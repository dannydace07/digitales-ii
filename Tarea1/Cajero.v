==> flow/design.v <==
module Cajero (
    input CLK,
    input RESET,
    input TARJETA_RECIBIDA,
    input [15:0] PIN_CORRECTO, 
    input [3:0] DIGITO,
    input DIGITO_STB,
    input TIPO_TRANS,
    input [31:0] MONTO,
    input MONTO_STB,
    input [63:0] BALANCE_INICIAL,
    output reg [63:0] BALANCE_ACTUALIZADO,
    output reg BALANCE_STB,
    output reg ENTREGAR_DINERO,
    output reg FONDOS_INSUFICIENTES,
    output reg PIN_INCORRECTO,
    output reg ADVERTENCIA,
    output reg BLOQUEO
    );
    reg [1:0] intentos_fallidos;
    reg [15:0] PIN_ACTUAL;
    reg [2:0] estado;
    reg [1:0] cantidad_digitos;
    localparam ESPERANDO_TARJETA      = 3'b000,  
               INGRESANDO_PIN         = 3'b001,  
               ANALIZANDO_PIN         = 3'b010,  
               DETERMINAR_TRANSACCION = 3'b011,  
               PROCESANDO_DEPOSITO    = 3'b100,  
               PROCESANDO_RETIRO      = 3'b101,  
               FIN                    = 3'b110,  
               BLOQUEADO              = 3'b111;  
    always @(posedge CLK) begin
        if (!RESET) begin  
            estado                  <= ESPERANDO_TARJETA;
	        cantidad_digitos        <= 0;
	        PIN_ACTUAL              <= 0;
	        intentos_fallidos       <= 0;
            PIN_INCORRECTO          <= 0;
            ADVERTENCIA             <= 0;
            BLOQUEO                 <= 0;
            BALANCE_STB             <= 0;
            FONDOS_INSUFICIENTES    <= 0;
            ENTREGAR_DINERO         <= 0;
            BALANCE_ACTUALIZADO     <= 0;
        end else begin  
            case (estado)
		        ESPERANDO_TARJETA: begin
    		        if (TARJETA_RECIBIDA) begin
        		        estado <= INGRESANDO_PIN;
    		        end else begin
        		        estado <= ESPERANDO_TARJETA;
    	            end
		        end
                INGRESANDO_PIN: begin
                    if (intentos_fallidos == 2'd1) begin
                        PIN_INCORRECTO <= 1;
                    end else if (intentos_fallidos == 2'd2) begin
                        ADVERTENCIA <= 1;
                        PIN_INCORRECTO <= 0;
                    end else if (intentos_fallidos == 2'd3) begin
                        ADVERTENCIA <= 0;
                        BLOQUEO <= 1;
                        estado <= BLOQUEADO;
                    end else begin
                        ADVERTENCIA <= 0;
                    end
                    if (DIGITO_STB && (intentos_fallidos < 3)) begin
                        case (cantidad_digitos) 
                            2'b00: begin
                                PIN_ACTUAL[15:12] <= DIGITO;
                                cantidad_digitos <= cantidad_digitos + 1;
                            end
                            2'b01: begin
                                PIN_ACTUAL[11:8] <= DIGITO;
                                cantidad_digitos <= cantidad_digitos + 1;
                            end
                            2'b10: begin
                                PIN_ACTUAL[7:4] <= DIGITO;
                                cantidad_digitos <= cantidad_digitos + 1;
                            end
                            2'b11: begin
                                PIN_ACTUAL[3:0] <= DIGITO;
                                cantidad_digitos <= 0;
                                estado <= ANALIZANDO_PIN;
                            end
                        endcase
                    end else if (intentos_fallidos < 3) begin
                        estado <= INGRESANDO_PIN;
                    end
                end
                ANALIZANDO_PIN: begin
                    if (PIN_ACTUAL != PIN_CORRECTO) begin
                        intentos_fallidos <= intentos_fallidos + 1;
                        estado <= INGRESANDO_PIN;
                        if (intentos_fallidos < 3) begin
                            estado <= INGRESANDO_PIN;
                        end else begin
                            estado <= BLOQUEADO;
                        end
                    end else begin
                        estado <= DETERMINAR_TRANSACCION;
                    end
                end
                DETERMINAR_TRANSACCION: begin
                    if (TIPO_TRANS == 0) begin
                       estado <= PROCESANDO_DEPOSITO;
                    end else if (TIPO_TRANS == 1) begin
                       estado <= PROCESANDO_RETIRO;
                    end else begin
                       estado <= ESPERANDO_TARJETA;
                    end
                end
                PROCESANDO_DEPOSITO: begin
                    if (MONTO_STB) begin
                        BALANCE_ACTUALIZADO <= BALANCE_INICIAL + MONTO;
                        BALANCE_STB <= 1;
                        estado <= FIN;
                    end else begin
                        estado <= PROCESANDO_DEPOSITO;
                    end
                end
                PROCESANDO_RETIRO: begin
                    if (MONTO_STB) begin
                        if (MONTO > BALANCE_ACTUALIZADO) begin
                            FONDOS_INSUFICIENTES <= 1;
                            BALANCE_STB <= 1;
                            estado <= FIN;
                        end else begin
                            BALANCE_ACTUALIZADO  <= BALANCE_ACTUALIZADO - MONTO;
                            BALANCE_STB <= 1;
                            ENTREGAR_DINERO <= 1;
                            estado <= FIN;
                        end
                    end else begin
                        estado <= PROCESANDO_RETIRO;
                    end
                end
                FIN: begin
                    if (BALANCE_STB) begin
                        cantidad_digitos        <= 0;
                        intentos_fallidos       <= 0;
                        PIN_ACTUAL              <= 0;
                        estado                  <= ESPERANDO_TARJETA;
                        ADVERTENCIA             <= 0;
                        BLOQUEO                 <= 0;
                        BALANCE_STB             <= 0;
                        ENTREGAR_DINERO         <= 0;
                        PIN_INCORRECTO          <= 0;
                        FONDOS_INSUFICIENTES    <= 0;
                    end else begin
                        estado <= FIN;
                    end
                end
                BLOQUEADO: begin
                    if (!RESET) begin
                        estado <= ESPERANDO_TARJETA;
                    end else begin
                    	estado <= BLOQUEADO;
                    end 
                end
            endcase
        end
    end
endmodule
# Step by step through the tools: Cajero
# Tool output for the design above, in the order of the flow.
# Lines are those of the file above, counted from 1.
# The mark - stands for no value.
[setup]
design = "Cajero"
clk_port = "CLK"
library = "sky130hd"
pvt_corner = "tt_025C_1v80"

# Elaborated design
# Yosys after proc, flatten, opt, wreduce and memory -nomap, before mapping. Memory bits, and registers merged into a memory's read port (data or address), are not among the register bits. Print and check cells are not counted.
[bits]
regBits = 93
out_inout_bits = 70
word_cells = 130
[op_classes]
n_addsub = 4
compare = 2
n_eq = 30
muxes = 56
reduce_logical = 24
[ops]
columns = ["operator", "n"]
rows = [
  ["64-bit two-way mux", 3],
  ["64-bit case mux with 2-bit select", 1],
  ["32-bit by 64-bit greater-than comparator with 1-bit output", 1],
  ["64-bit by 32-bit adder with 64-bit output", 1],
  ["64-bit by 32-bit subtractor with 64-bit output", 1],
  ["4-bit two-way mux", 9],
  ["4-bit case mux with 2-bit select", 4],
  ["2-bit inequality test with constant B", 14],
  ["4-bit AND reduction", 7],
  ["3-bit two-way mux", 9],
  ["3-bit case mux with 8-bit select", 1],
  ["16-bit inequality test", 1],
  ["1-bit two-way mux", 15],
  ["3-bit equality test with constant B", 4],
  ["3-bit AND reduction", 4],
  ["2-bit case mux with 2-bit select", 3],
  ["1-bit case mux with 2-bit select", 6],
  ["2-bit two-way mux", 5],
  ["2-bit equality test with constant B", 4],
  ["2-bit nonzero test", 4],
  ["8-bit nonzero test", 1],
  ["3-bit by 2-bit equality test with 1-bit output with constant B", 2],
  ["5-bit AND reduction", 1],
  ["2-bit by 1-bit adder with 2-bit output with constant B", 2],
  ["2-bit by 1-bit equality test with 1-bit output with constant B", 2],
  ["3-bit by 1-bit equality test with 1-bit output with constant B", 1],
  ["3-bit inequality test with constant B", 1],
  ["3-bit logical NOT", 1],
]
# Not listed: further kinds 8, cells in them 8.

# Depth
# Depth = most cells in a row (Yosys ltp): at word level without a register or memory, in the mapped netlist without a sequential cell, where the memories' decode and read muxes count.
[depth]
depth_word = 7
ABC_AREA = 0
ltp_mapped = 15

# After synthesis
# The flow's flattened synthesis, as Yosys stat reports it; memories are mapped. The netlist is that of the ABC_AREA named above (0 if unset); the other value can give another one.
[by_type]
columns = ["cell", "n"]
rows = [
  ["sky130_fd_sc_hd__dfxtp_1", 97],
  ["sky130_fd_sc_hd__ha_1", 72],
  ["sky130_fd_sc_hd__a21oi_1", 125],
  ["sky130_fd_sc_hd__xnor2_1", 56],
  ["sky130_fd_sc_hd__nand2_1", 121],
  ["sky130_fd_sc_hd__nor2_1", 107],
  ["sky130_fd_sc_hd__xor2_1", 41],
  ["sky130_fd_sc_hd__o21ai_0", 63],
  ["sky130_fd_sc_hd__inv_1", 70],
  ["sky130_fd_sc_hd__mux2i_1", 23],
  ["sky130_fd_sc_hd__nor3_1", 42],
  ["sky130_fd_sc_hd__clkbuf_1", 54],
  ["sky130_fd_sc_hd__nand4_1", 29],
  ["sky130_fd_sc_hd__nand3_1", 34],
  ["sky130_fd_sc_hd__a21o_1", 22],
  ["sky130_fd_sc_hd__o21a_1", 20],
  ["sky130_fd_sc_hd__nor4_1", 23],
  ["sky130_fd_sc_hd__a31oi_1", 22],
]
# Other cell types: 58; their cells: 288.
[synth_totals]
cells = 1309
mapped_area_um2 = 9549.2
sequential_area_um2 = 1941.9
flip_flops = 97
n_buf = 65

# Path before layout
# OpenSTA on the mapped netlist: ideal clock, no wires. The path of least setup slack (recovery checks aside). Input and output delay are each 20% of the period. Register names are those of the netlist, which keeps one name where synthesis merged equal registers.
[synth_timing]
kind = "input port to flip-flop"
start = "input port MONTO[26]"
end = "register BALANCE_ACTUALIZADO[44]"
period_ps = 7160
input_delay_ps = 1432
setup_time_ps = 132
arrival_time_ps = 3988
t_required_ps = 7028
slack_ps = 3040
path_delay_ps = 2688
driving_pins = 12
synth_period_reached_ps = 4120
# "path_delay_ps" = arrival - input delay + setup time.
# "driving_pins": output pins that drive a net of the path, with the launching flip-flop's if there is one; two outputs of one cell count as two.
# "synth_period_reached_ps" = period - worst setup slack (recovery checks aside). The figure is calculated, with input and output delays left at 20% of the set period.
# The rows between start and end are the longest chain of elaborated cells between them; the timing report does not say that the signal goes this way. Where chains are equally long, one stands for them.
# Each line given opens the expression or statement behind the cell; cells for indexed reads and writes are added by Yosys, which also makes memories of some case tables.
# A register here has more assigning lines than the two given.
[synth_between]
cell_sequence = "sky130_fd_sc_hd__inv_1 -> sky130_fd_sc_hd__ha_1 -> sky130_fd_sc_hd__clkbuf_1 -> sky130_fd_sc_hd__nand4_1 -> sky130_fd_sc_hd__or3_1 -> sky130_fd_sc_hd__o221ai_1 -> sky130_fd_sc_hd__or4_4 -> sky130_fd_sc_hd__a311oi_4 -> sky130_fd_sc_hd__nor3_1 -> sky130_fd_sc_hd__nand3_1 -> sky130_fd_sc_hd__o311ai_1 -> sky130_fd_sc_hd__a21oi_1"
elab_chain_len = 4
cone_cells = 9
lines_between = 6
classes_between = "add/sub (2); compare (1); eq/ne (1); mux (4); reduce/logical (1)"
[synth_lines]
columns = ["item", "line_no", "text"]
rows = [
  ["start, declared", 9, "input [31:0] MONTO,"],
  ["64-bit by 32-bit subtractor with 64-bit output", 129, "BALANCE_ACTUALIZADO  <= BALANCE_ACTUALIZADO - MONTO;"],
  ["64-bit two-way mux", 124, "if (MONTO > BALANCE_ACTUALIZADO) begin"],
  ["64-bit two-way mux", 123, "if (MONTO_STB) begin"],
  ["64-bit case mux with 2-bit select", 46, "case (estado)"],
  ["end, assigned", 115, "BALANCE_ACTUALIZADO <= BALANCE_INICIAL + MONTO;"],
  ["end, assigned", 129, ""],
  ["end, declared", 12, "output reg [63:0] BALANCE_ACTUALIZADO,"],
]

# Timing after layout
# Path of least setup slack in the final report of run B (OpenROAD, finished layout, wires in). Where an end is a register, its clock arrival counts in the times.
# The report prints the path's times to 10 ps; the period is as set.
[layout_timing]
kind = "input port to flip-flop"
start = "input port MONTO[18]"
end = "register BALANCE_ACTUALIZADO[53]"
period_ps = 2630
input_delay_ps = 530
setup_time_ps = 110
arrival_time_ps = 3860
t_required_ps = 2890
slack_ps = -970
driving_pins = 12
# The rows between start and end are the longest chain of elaborated cells between them; the timing report does not say that the signal goes this way. Where chains are equally long, one stands for them.
# A register here has more assigning lines than the two given.
[layout_between]
cell_sequence = "sky130_fd_sc_hd__clkdlybuf4s50_1 -> sky130_fd_sc_hd__inv_1 -> sky130_fd_sc_hd__ha_4 -> sky130_fd_sc_hd__a211oi_2 -> sky130_fd_sc_hd__o21ai_0 -> sky130_fd_sc_hd__a41oi_1 -> sky130_fd_sc_hd__inv_1 -> sky130_fd_sc_hd__a41oi_4 -> sky130_fd_sc_hd__o21bai_2 -> sky130_fd_sc_hd__o21ai_0 -> sky130_fd_sc_hd__a21boi_0 -> sky130_fd_sc_hd__o31a_1"
elab_chain_len = 4
cone_cells = 9
lines_between = 6
classes_between = "add/sub (2); compare (1); eq/ne (1); mux (4); reduce/logical (1)"
[layout_lines]
columns = ["item", "line_no", "text"]
rows = [
  ["start, declared", 9, "input [31:0] MONTO,"],
  ["64-bit by 32-bit subtractor with 64-bit output", 129, "BALANCE_ACTUALIZADO  <= BALANCE_ACTUALIZADO - MONTO;"],
  ["64-bit two-way mux", 124, "if (MONTO > BALANCE_ACTUALIZADO) begin"],
  ["64-bit two-way mux", 123, "if (MONTO_STB) begin"],
  ["64-bit case mux with 2-bit select", 46, "case (estado)"],
  ["end, assigned", 115, "BALANCE_ACTUALIZADO <= BALANCE_INICIAL + MONTO;"],
  ["end, assigned", 129, ""],
  ["end, declared", 12, "output reg [63:0] BALANCE_ACTUALIZADO,"],
]

Memo
Re: implementation data of Cajero

Record of 2 stored runs of the RTL-to-layout flow on Cajero, platform sky130hd. The runs are unordered. Constraints: input delay and output delay 20% of the set period each, output load 0.01 pF.
"achievedPeriod_ps" means the clock period less the worst setup slack. The figure is calculated, with input and output delays left at 20% of the set period.

# run A
==> flow/run.sh <==
#!/bin/bash
# the make line also repeats the synthesis and layout settings of config.mk as NAME=value (left out here)
make -C /OpenROAD-flow-scripts/flow DESIGN_CONFIG=/design/flow/config.mk WORK_HOME=/design/flow/orfs CLKGATE_MAP_FILE= finish
==> flow/config.mk <==
export PLATFORM = sky130hd
export DESIGN_NAME = Cajero
export DESIGN_NICKNAME = Cajero
export VERILOG_FILES = /design/flow/design.v
export SDC_FILE = /design/flow/constraint.sdc
export NUM_CORES = 4
export LEC_CHECK = 0
export ABC_AREA = 0
export CAP_MARGIN = 15
export CELL_PAD_IN_SITES_GLOBAL_PLACEMENT = 2
export CORE_MARGIN = 7
export CORE_UTILIZATION = 67
export CTS_CLUSTER_SIZE = 46
export GPL_ROUTABILITY_DRIVEN = 1
export GPL_TIMING_DRIVEN = 0
export PLACE_DENSITY_LB_ADDON = 0.2
export SETUP_SLACK_MARGIN = 0.71
export SLEW_MARGIN = 20
export TNS_END_PERCENT = 90
==> flow/constraint.sdc <==
create_clock -name core_clock -period 3.48 [get_ports {CLK}]
set_input_delay 0.6960 -clock core_clock [delete_from_list [all_inputs] [get_ports {CLK}]]
set_output_delay 0.6960 -clock core_clock [all_outputs]
set_load 0.01 [all_outputs]

==> run A: results <==
outcome="unfinished; error FLW-0024 in placement"

# run B
==> flow/run.sh <==
#!/bin/bash
# the make line also repeats the synthesis and layout settings of config.mk as NAME=value (left out here)
make -C /OpenROAD-flow-scripts/flow DESIGN_CONFIG=/design/flow/config.mk WORK_HOME=/design/flow/orfs CLKGATE_MAP_FILE= finish
==> flow/config.mk <==
export PLATFORM = sky130hd
export DESIGN_NAME = Cajero
export DESIGN_NICKNAME = Cajero
export VERILOG_FILES = /design/flow/design.v
export SDC_FILE = /design/flow/constraint.sdc
export NUM_CORES = 4
export LEC_CHECK = 0
export ABC_AREA = 0
export CAP_MARGIN = 20
export CELL_PAD_IN_SITES_DETAIL_PLACEMENT = 2
export CORE_ASPECT_RATIO = 1.19
export CORE_MARGIN = 3
export CORE_UTILIZATION = 28
export GPL_TIMING_DRIVEN = 0
export MIN_ROUTING_LAYER = met2
export PLACE_DENSITY_LB_ADDON = 0.14
export SLEW_MARGIN = 20
export TNS_END_PERCENT = 10
==> flow/constraint.sdc <==
create_clock -name core_clock -period 2.63 [get_ports {CLK}]
set_input_delay 0.5260 -clock core_clock [delete_from_list [all_inputs] [get_ports {CLK}]]
set_output_delay 0.5260 -clock core_clock [all_outputs]
set_load 0.01 [all_outputs]

==> run B: results <==
synthArea_um2=9549.2
final_die_area_um2=36364.8
final_stdcell_area_um2=14805.4
fin_util_frac=0.442
worstSetupSlack_ps=-966
tns_setup_ps=-48232
hold_worst_slack_ps=497
achievedPeriod_ps=3596
