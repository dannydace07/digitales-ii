==> flow/design.v <==
module spi_slave_simple (
    input wire       SCK,       
    input wire       SS,        
    input wire [15:0] MOSI,       
    output reg [15:0] MISO,       
    input wire       CKP,       
    input wire       CPH,       
    input wire [15:0] preload_data,  
    output wire [15:0] data_in_slave  
);
    reg [15:0] rx_reg;
    reg [15:0] tx_reg;
    assign data_in_slave = rx_reg;
    always @(preload_data) begin
        tx_reg = preload_data;
    end
    always @(SS, tx_reg) begin
        if (!SS) begin
            MISO = tx_reg;
        end else begin
            MISO = 16'hZ;  
        end
    end
    always @(posedge SCK) begin  
        if (!SS) begin
            rx_reg <= MOSI;
        end
    end
endmodule
Step by step through the tools: spi_slave_simple
What the tools print for spi_slave_simple, step after step.
Line numbers count from 1 in the design file above.
Cell names lack the library's common part.
A cell with -- has no value.
- top module: spi_slave_simple
- clock: SCK
- standard-cell library: sky130hd
- library corner: tt_025C_1v80

Word-level counts
Yosys after proc, flatten, opt, wreduce and memory -nomap, before mapping. Enables and synchronous resets that opt folds into registers are not counted as muxes. Memory bits, and registers merged into a memory's read port (data or address), are not among the register bits. Print and check cells are not counted. Equal cells are merged and count once.
- muxes and demuxes at 1
- operators with widths (cell ; count):
    2-to-1 mux 16 bit ; 1
- noted bits in registers: 16
- noted output and inout port bits: 32
- elaborated cells at 2

Longest topological paths
Yosys ltp: most cells in a row. Word level: on the elaborated netlist, between registers, memories and ports. Mapped: between sequential cells and ports; inverters and the memories' decode and read muxes count.
- depth after elaboration at 1
- noted ABC_AREA: 0
- noted mapped depth: 1
- depth with buffers taken out: 1

Netlist
Yosys stat after the flow's synthesis: flattened, memories mapped to cells. It holds for the ABC_AREA given above (unset counts as 0); a run with the other value may have another netlist.
Totals and module areas in this step are rounded.
- cells by type (type ; count ; total area (um^2)):
    edfxtp_1 ; 16 ; 480.461
    buf_4 ; 16 ; 120.115
    inv_1 ; 1 ; 3.754
- noted standard cells after synthesis: 33
- synthesis area: 604 um^2
- sequential area: 480 um^2
- mapped flip-flops: 16
- buffers at 16

Path before layout
Source: OpenSTA report_checks on the synthesized netlist (no wires, ideal clock, input and output delay 20% of the period each), path of least setup slack; recovery checks are left aside. Register names are those of the netlist, which keeps one name where synthesis merged equal registers.
- path type: input to register
- from: input SS
- to: register rx_reg[0]
- period: 1280 ps
- input delay at 256 ps
- time at the first pin at 256 ps
- data arrival time at 577 ps
- noted required time: 916 ps
- slack: 339 ps
- noted path delay: 685 ps
- stages: 1
- noted buffers on the path: 0
- noted period reached after synthesis: 941 ps
"path delay" = arrival - input delay + setup time.
"stages" counts driving pins, that of a launching flip-flop among them; a cell with two outputs on the path counts twice.
"period reached after synthesis" = period - worst setup slack (recovery checks aside). The figure is calculated, with input and output delays left at 20% of the set period.
- path through: inv_1
- cells in the longest elaborated chain at 0
- noted elaborated cells between the ends (all ways): 0
- noted RTL lines with such cells: 0
- ends and longest elaborated chain, post-synthesis (what ; RTL line ; text):
    from (decl) ; 3 ; input wire       SS,
    to (assign) ; 26 ; rx_reg <= MOSI;
    to (decl) ; 11 ; reg [15:0] rx_reg;

Timing after layout
From the final timing report of run 1: the path of least setup slack in the routed layout; clock arrival at registers is part of the times.
The path's times are printed in steps of 10 ps; the period is the one set.
- path type: register to output
- from: register rx_reg[14]
- to: output data_in_slave[14]
- period: 886 ps
- external output delay: 180 ps
- time at the first pin at 270 ps
- data arrival time at 830 ps
- noted required time: 710 ps
- slack: -120 ps
- stages: 2
- noted buffers on the path: 1
- path through: edfxtp_1 -> buf_2
- cells in the longest elaborated chain at 0
- noted elaborated cells between the ends (all ways): 0
- noted RTL lines with such cells: 0
- ends and longest elaborated chain, after layout (what ; RTL line ; text):
    from (decl) ; 11 ; reg [15:0] rx_reg;
    from (assign) ; 26 ; rx_reg <= MOSI;
    to (decl) ; 9 ; output wire [15:0] data_in_slave

Data sheet: physical implementation of spi_slave_simple

Below are 2 stored runs of the flow (Yosys, OpenROAD; platform sky130hd) on spi_slave_simple, each with its settings and what was measured, unordered. Constraints: input delay and output delay 20% of the set period each, output load 0.01 pF.
"clock period reached" means the clock period less the worst setup slack. The figure is calculated, with input and output delays left at 20% of the set period.
"worst setup path time": the worst setup path's part of the clock period (all of it between registers, 20% less for each end at a port) less its slack. A launch clock that arrives late makes it longer, a capture clock that arrives late makes it shorter.
"total power of the final layout": no workload was simulated; the value follows from the tool's default switching activity.
"worst setup path time" is known to 10 ps.
The measured numbers are rounded.

Run 1

==> flow/run.sh <==
#!/bin/bash
# the make line also repeats the synthesis and layout settings of config.mk as NAME=value (left out here)
make -C /OpenROAD-flow-scripts/flow DESIGN_CONFIG=/design/flow/config.mk WORK_HOME=/design/flow/orfs CLKGATE_MAP_FILE= finish
==> flow/config.mk <==
export PLATFORM = sky130hd
export DESIGN_NAME = spi_slave_simple
export DESIGN_NICKNAME = spi_slave_simple
export VERILOG_FILES = /design/flow/design.v
export SDC_FILE = /design/flow/constraint.sdc
export NUM_CORES = 4
export LEC_CHECK = 0
export CAP_MARGIN = 20
export CORE_MARGIN = 2
export CORE_UTILIZATION = 40
export SLEW_MARGIN = 20
==> flow/constraint.sdc <==
create_clock -name core_clock -period 0.886 [get_ports {SCK}]
set_input_delay 0.1772 -clock core_clock [delete_from_list [all_inputs] [get_ports {SCK}]]
set_output_delay 0.1772 -clock core_clock [all_outputs]
set_load 0.01 [all_outputs]

Measured in run 1:
- noted the standard-cell area after layout: 805 um^2
- noted the worst hold slack in the final report: 354 ps
- cell area after synthesis: 604 um^2
- noted the clock period reached: 1004 ps
- noted the total negative setup slack: -1090 ps
- worst setup path time: 830 ps
- worst setup path type: register to output
- post-layout utilization: 55.3 %
- die size at 1840 um^2
- noted the total power of the final layout: 1.45 mW
- noted the lowest setup slack: -118 ps

Run 2

==> flow/run.sh <==
#!/bin/bash
# the make line also repeats the synthesis and layout settings of config.mk as NAME=value (left out here)
make -C /OpenROAD-flow-scripts/flow DESIGN_CONFIG=/design/flow/config.mk WORK_HOME=/design/flow/orfs CLKGATE_MAP_FILE= finish
==> flow/config.mk <==
export PLATFORM = sky130hd
export DESIGN_NAME = spi_slave_simple
export DESIGN_NICKNAME = spi_slave_simple
export VERILOG_FILES = /design/flow/design.v
export SDC_FILE = /design/flow/constraint.sdc
export NUM_CORES = 4
export LEC_CHECK = 0
export ABC_AREA = 0
export CAP_MARGIN = 20
export CORE_ASPECT_RATIO = 1.69
export CORE_MARGIN = 2
export CORE_UTILIZATION = 28
export GPL_ROUTABILITY_DRIVEN = 1
export MAX_ROUTING_LAYER = met5
export MIN_ROUTING_LAYER = met2
export SLEW_MARGIN = 20
export TNS_END_PERCENT = 65
==> flow/constraint.sdc <==
create_clock -name core_clock -period 0.758 [get_ports {SCK}]
set_input_delay 0.1516 -clock core_clock [delete_from_list [all_inputs] [get_ports {SCK}]]
set_output_delay 0.1516 -clock core_clock [all_outputs]
set_load 0.01 [all_outputs]

Measured in run 2:
- noted the standard-cell area after layout: 812 um^2
- noted the worst hold slack in the final report: 303 ps
- cell area after synthesis: 604 um^2
- noted the clock period reached: 975 ps
- noted the total negative setup slack: -2950 ps
- worst setup path time: 820 ps
- worst setup path type: register to output
- post-layout utilization: 40.1 %
- die size at 2560 um^2
- noted the total power of the final layout: 1.72 mW
- noted the lowest setup slack: -217 ps
